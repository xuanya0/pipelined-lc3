==> flow/design.v <==
package lc3b_types;
typedef logic [15:0] lc3b_word;
typedef logic  [7:0] lc3b_byte;
typedef logic  [8:0] lc3b_offset9;
typedef logic  [5:0] lc3b_offset6;
typedef logic  [2:0] lc3b_reg;
typedef logic  [2:0] lc3b_nzp;
typedef logic  [1:0] lc3b_mem_wmask;
typedef enum bit [3:0] {
    op_add  = 4'b0001,
    op_and  = 4'b0101,
    op_br   = 4'b0000,
    op_jmp  = 4'b1100,    
    op_jsr  = 4'b0100,    
    op_ldb  = 4'b0010,
    op_ldi  = 4'b1010,
    op_ldr  = 4'b0110,
    op_lea  = 4'b1110,
    op_not  = 4'b1001,
    op_rti  = 4'b1000,
    op_shf  = 4'b1101,
    op_stb  = 4'b0011,
    op_sti  = 4'b1011,
    op_str  = 4'b0111,
    op_trap = 4'b1111
} lc3b_opcode;
typedef enum bit [3:0] {
    alu_add,
    alu_and,
    alu_not,
    alu_pass,
    alu_sll,
    alu_srl,
    alu_sra
} lc3b_aluop;
typedef logic  [30-1:0] ctrl_signal_length;
typedef struct packed
{
	logic load_pc;
	logic load_ir;
	logic load_regfile;
	lc3b_aluop aluop;
	logic gccmux_sel;
	logic mem_read;
	logic mem_write;
	lc3b_mem_wmask mem_byte_enable;
	logic pcmux_sel;
	logic storemux_sel;
	logic alumux_sel;
	logic regfilemux_sel;
	logic load_cc;
	logic pcsr1mux_sel;
	logic imm5mux_sel;
	logic leamux_sel;
	logic offset6mux_sel;
	logic mdr_to_mar;
	logic jsr_sel;
	logic trap_sel;
	logic trapmux_sel;
	logic stb_high_byte_sel;
	logic jsr_direct;
	logic imm4mux_sel;
	logic byte_access;
	logic mem_indirect;
} ctrl_struct;
endpackage : lc3b_types
import lc3b_types::*;
module array #(parameter width = 128)
(
    input clk,
    input write,
    input [2:0] index,
    input [width-1:0] datain,
    output logic [width-1:0] dataout
);
logic [width-1:0] data [7:0];
initial
begin
    for (int i = 0; i < $size(data); i++)
    begin
        data[i] = 1'b0;
    end
end
always_ff @(posedge clk)
begin
    if (write == 1)
    begin
        data[index] = datain;
    end
end
assign dataout = data[index];
endmodule : array
* Step by step through the tools: array
Tool output for the design above, in the order of the flow. Line numbers count from 1 in the design file above. The mark -- stands for no value.
Set-up: top array, clock port clk, standard-cell library sky130hd, corner tt_025C_1v80

* Elaborated design
Source: Yosys, flattened and elaborated, memories not mapped. Widths are those after wreduce; folded enables and synchronous resets count as part of the registers. Registers that Yosys merges into a memory's read port (data or address) are not register bits. Print and check cells do not count. Equal cells are merged and count once. Memory sizes are those after Yosys's memory passes, which may raise the word count (mostly to a power of two), join words into wider ones and drop unused or constant bits.
Storage and ports: flip-flop bits (word level) 0, bits in latches 0, memory bits (writable) 1024, bits in read-only memories 0, word width x clocked read ports 0, memories 1, bits of input ports 133, output and inout bits 128, elaborated cells 4
Operators by class: $add $sub $neg 0, $mul 0, div/mod/pow operators 0, order comparisons 0, eq/ne operators 0, shift operators 0, mux-type cells 3, bitwise operators 0, reductions and logical operators 0
Memories:
- data | depth 8, width 128, rd ports 1, write ports 1, line 76 | logic [width-1:0] data [7:0];
Operators by type and width (count):
- 128-bit 2-to-1 mux | 1
- 3-bit 2-to-1 mux | 1
- 1-bit 2-to-1 mux | 1

* Longest topological paths
Yosys ltp: most cells in a row. Word level: on the elaborated netlist, between registers, memories and ports. Mapped: between sequential cells and ports; inverters and the memories' decode and read muxes count.
Depth: depth in word-level cells 1, ABC_AREA 0, gate-level depth with buffers 7, gate-level depth less buffers 3

* Mapped cells and area
Source: synth_stat.txt of the flow (Yosys; design flattened, memories mapped). It holds for the ABC_AREA given above (unset counts as 0); a run with the other value may have another netlist. The area totals of this step are shown rounded.
Cells by type:
- sky130_fd_sc_hd__edfxtp_1 | count 1024, area in all 3.07E+04 µm²
- sky130_fd_sc_hd__mux4_2 | count 176, area in all 3.96E+03 µm²
- sky130_fd_sc_hd__mux2_2 | count 207, area in all 2.33E+03 µm²
- sky130_fd_sc_hd__a22oi_1 | count 79, area in all 593.069 µm²
- sky130_fd_sc_hd__o211ai_1 | count 39, area in all 292.781 µm²
- sky130_fd_sc_hd__buf_6 | count 19, area in all 213.955 µm²
- sky130_fd_sc_hd__nand2_1 | count 43, area in all 161.405 µm²
- sky130_fd_sc_hd__clkbuf_1 | count 40, area in all 150.144 µm²
- sky130_fd_sc_hd__buf_2 | count 17, area in all 85.082 µm²
- sky130_fd_sc_hd__buf_1 | count 14, area in all 52.55 µm²
- sky130_fd_sc_hd__nor2_1 | count 6, area in all 22.522 µm²
- sky130_fd_sc_hd__nor2b_1 | count 3, area in all 18.768 µm²
- sky130_fd_sc_hd__a221oi_1 | count 2, area in all 17.517 µm²
- sky130_fd_sc_hd__nor3_1 | count 3, area in all 15.014 µm²
- sky130_fd_sc_hd__buf_4 | count 1, area in all 7.507 µm²
- sky130_fd_sc_hd__inv_1 | count 2, area in all 7.507 µm²
- sky130_fd_sc_hd__and2_1 | count 1, area in all 6.256 µm²
- sky130_fd_sc_hd__nand2b_1 | count 1, area in all 6.256 µm²
- sky130_fd_sc_hd__o21ai_0 | count 1, area in all 5.005 µm²
Synthesis totals: cell count 1678, chip area (Yosys) 38700 µm², area of sequential cells 30700 µm², flip-flop cells 1024, buffer cells 91

* Path before layout
Source: OpenSTA report_checks on the synthesized netlist (no wires, ideal clock, input and output delay 20% of the period each), path of least setup slack; recovery checks are left aside. Register names are those of the netlist, which keeps one name where synthesis merged equal registers.
Timing path post-synthesis: path kind input to register, start point input index[0], end point memory data[0][0], clock period 16.1 ns, input delay 3.220 ns, library setup time 0.773 ns, time at the first pin 3.220 ns, arrival time 12.572 ns, required time 15.327 ns, slack 2.755 ns, delay of the path 10.125 ns, stages on the path 5, buffers on the path 4, synthesis period reached 13.345 ns
"delay of the path" is the arrival time less input delay plus setup time. "stages on the path" counts driving pins, that of a launching flip-flop among them; a cell with two outputs on the path counts twice. "synthesis period reached" is the clock period less the worst setup slack; recovery checks do not enter. This is arithmetic on one report: input and output delays are still those of the set period (20% each). Between the ends stands the longest chain of elaborated cells between them, by number of cells; it is not shown to be the way that was timed. Of several equally long chains one is given. A line is the first line of the expression or statement that the cell stems from. Yosys adds cells for indexed reads and writes and turns some case tables into memories.
Between the ends, post-synthesis: cells stage by stage sky130_fd_sc_hd__buf_2 > sky130_fd_sc_hd__buf_2 > sky130_fd_sc_hd__buf_2 > sky130_fd_sc_hd__buf_2 > sky130_fd_sc_hd__nor3_1, length of the longest elaborated chain 1, elaborated cells on any way between the ends 1, RTL lines with such cells 1, classes of those cells mux (1)
Ends and longest elaborated chain, post-synthesis:
- start, declared | line 72 | input [2:0] index,
- 3-bit 2-to-1 mux | line 86 | if (write == 1)
- end, declared | line 76 | logic [width-1:0] data [7:0];

* Path in the finished layout
Path of least setup slack in the final report of job 1 (OpenROAD, finished layout, wires in). Where an end is a register, its clock arrival counts in the times.
Timing path after layout: path kind input to output, start point input index[0], end point output dataout[124], clock period 7.99 ns, input delay 1.60 ns, external output delay 1.60 ns, time at the first pin 1.60 ns, arrival time 4.25 ns, required time 6.39 ns, slack 2.14 ns, stages on the path 5, buffers on the path 3
Between the ends stands the longest chain of elaborated cells between them, by number of cells; it is not shown to be the way that was timed. Of several equally long chains one is given. A memory read counts as a cell of the chain, while the word-level depth stops at memories.
Between the ends, after layout: cells stage by stage sky130_fd_sc_hd__buf_8 > sky130_fd_sc_hd__buf_4 > sky130_fd_sc_hd__mux4_2 > sky130_fd_sc_hd__mux2_2 > sky130_fd_sc_hd__clkdlybuf4s50_1, length of the longest elaborated chain 1, elaborated cells on any way between the ends 1, RTL lines with such cells 1, classes of those cells memory (1)
Ends and longest elaborated chain, after layout:
- start, declared | line 72 | input [2:0] index,
- memory 8 x 128 bit | line 76 | logic [width-1:0] data [7:0];
- end, declared | line 74 | output logic [width-1:0] dataout

Below are 2 stored runs of the flow (Yosys, OpenROAD; platform sky130hd) on array, each with its settings and what was measured, unordered. Constraints: input delay and output delay 20% of the set period each, output load 0.01 pF.
"clock period achieved" is the run's clock period less its worst setup slack. It is reckoned from that one timing run; input and output delays stay at 20% of the period that was set.
"critical path time": the worst setup path's part of the clock period (all of it between registers, 20% less for each end at a port) less its slack. A launch clock that arrives late makes it longer, a capture clock that arrives late makes it shorter.
"power" rests on the timing tool's default activity at the inputs, not on a simulated workload.
The measured numbers are rounded.

[job 1] flow files
==> flow/run.sh <==
#!/bin/bash
# the make line also repeats the synthesis and layout settings of config.mk as NAME=value (left out here)
make -C /OpenROAD-flow-scripts/flow DESIGN_CONFIG=/design/flow/config.mk WORK_HOME=/design/flow/orfs CLKGATE_MAP_FILE= finish
==> flow/config.mk <==
export PLATFORM = sky130hd
export DESIGN_NAME = array
export DESIGN_NICKNAME = array
export VERILOG_FILES = /design/flow/design.v
export SDC_FILE = /design/flow/constraint.sdc
export NUM_CORES = 4
export LEC_CHECK = 0
export ABC_AREA = 0
export CAP_MARGIN = 5
export CELL_PAD_IN_SITES_DETAIL_PLACEMENT = 2
export CELL_PAD_IN_SITES_GLOBAL_PLACEMENT = 2
export CORE_MARGIN = 2
export CORE_UTILIZATION = 18
export CTS_CLUSTER_DIAMETER = 341
export HOLD_SLACK_MARGIN = -0.07
export MAX_ROUTING_LAYER = met4
export PLACE_DENSITY_LB_ADDON = 0.01
export SETUP_SLACK_MARGIN = 0.9
export SLEW_MARGIN = 20
==> flow/constraint.sdc <==
create_clock -name core_clock -period 7.99 [get_ports {clk}]
set_input_delay 1.5980 -clock core_clock [delete_from_list [all_inputs] [get_ports {clk}]]
set_output_delay 1.5980 -clock core_clock [all_outputs]
set_load 0.01 [all_outputs]

[job 1] result: power 12.8 mW; utilization in the final report 23.0%; die size 219000 µm²; standard-cell area of the final layout 49200 µm²; mapped cell area after synthesis 38700 µm²; clock period achieved 5.846 ns; worst setup slack after layout 2.14 ns; critical path time 2.65 ns; type of the worst setup path input to output; worst-case hold slack 1.56 ns; post-route setup TNS 0.000 ns

[job 2] flow files
==> flow/run.sh <==
#!/bin/bash
# the make line also repeats the synthesis and layout settings of config.mk as NAME=value (left out here)
make -C /OpenROAD-flow-scripts/flow DESIGN_CONFIG=/design/flow/config.mk WORK_HOME=/design/flow/orfs CLKGATE_MAP_FILE= finish
==> flow/config.mk <==
export PLATFORM = sky130hd
export DESIGN_NAME = array
export DESIGN_NICKNAME = array
export VERILOG_FILES = /design/flow/design.v
export SDC_FILE = /design/flow/constraint.sdc
export NUM_CORES = 4
export LEC_CHECK = 0
export CAP_MARGIN = 20
export CORE_MARGIN = 2
export CORE_UTILIZATION = 40
export SETUP_SLACK_MARGIN = 1.68
export SLEW_MARGIN = 20
==> flow/constraint.sdc <==
create_clock -name core_clock -period 13.5 [get_ports {clk}]
set_input_delay 2.7000 -clock core_clock [delete_from_list [all_inputs] [get_ports {clk}]]
set_output_delay 2.7000 -clock core_clock [all_outputs]
set_load 0.01 [all_outputs]

[job 2] result: power 6.90 mW; mapped cell area after synthesis 38700 µm²; standard-cell area of the final layout 46100 µm²; utilization in the final report 47.9%; die size 99300 µm²; worst setup slack after layout 4.67 ns; clock period achieved 8.830 ns; critical path time 3.43 ns; type of the worst setup path input to output; post-route setup TNS 0.000 ns; worst-case hold slack 2.75 ns
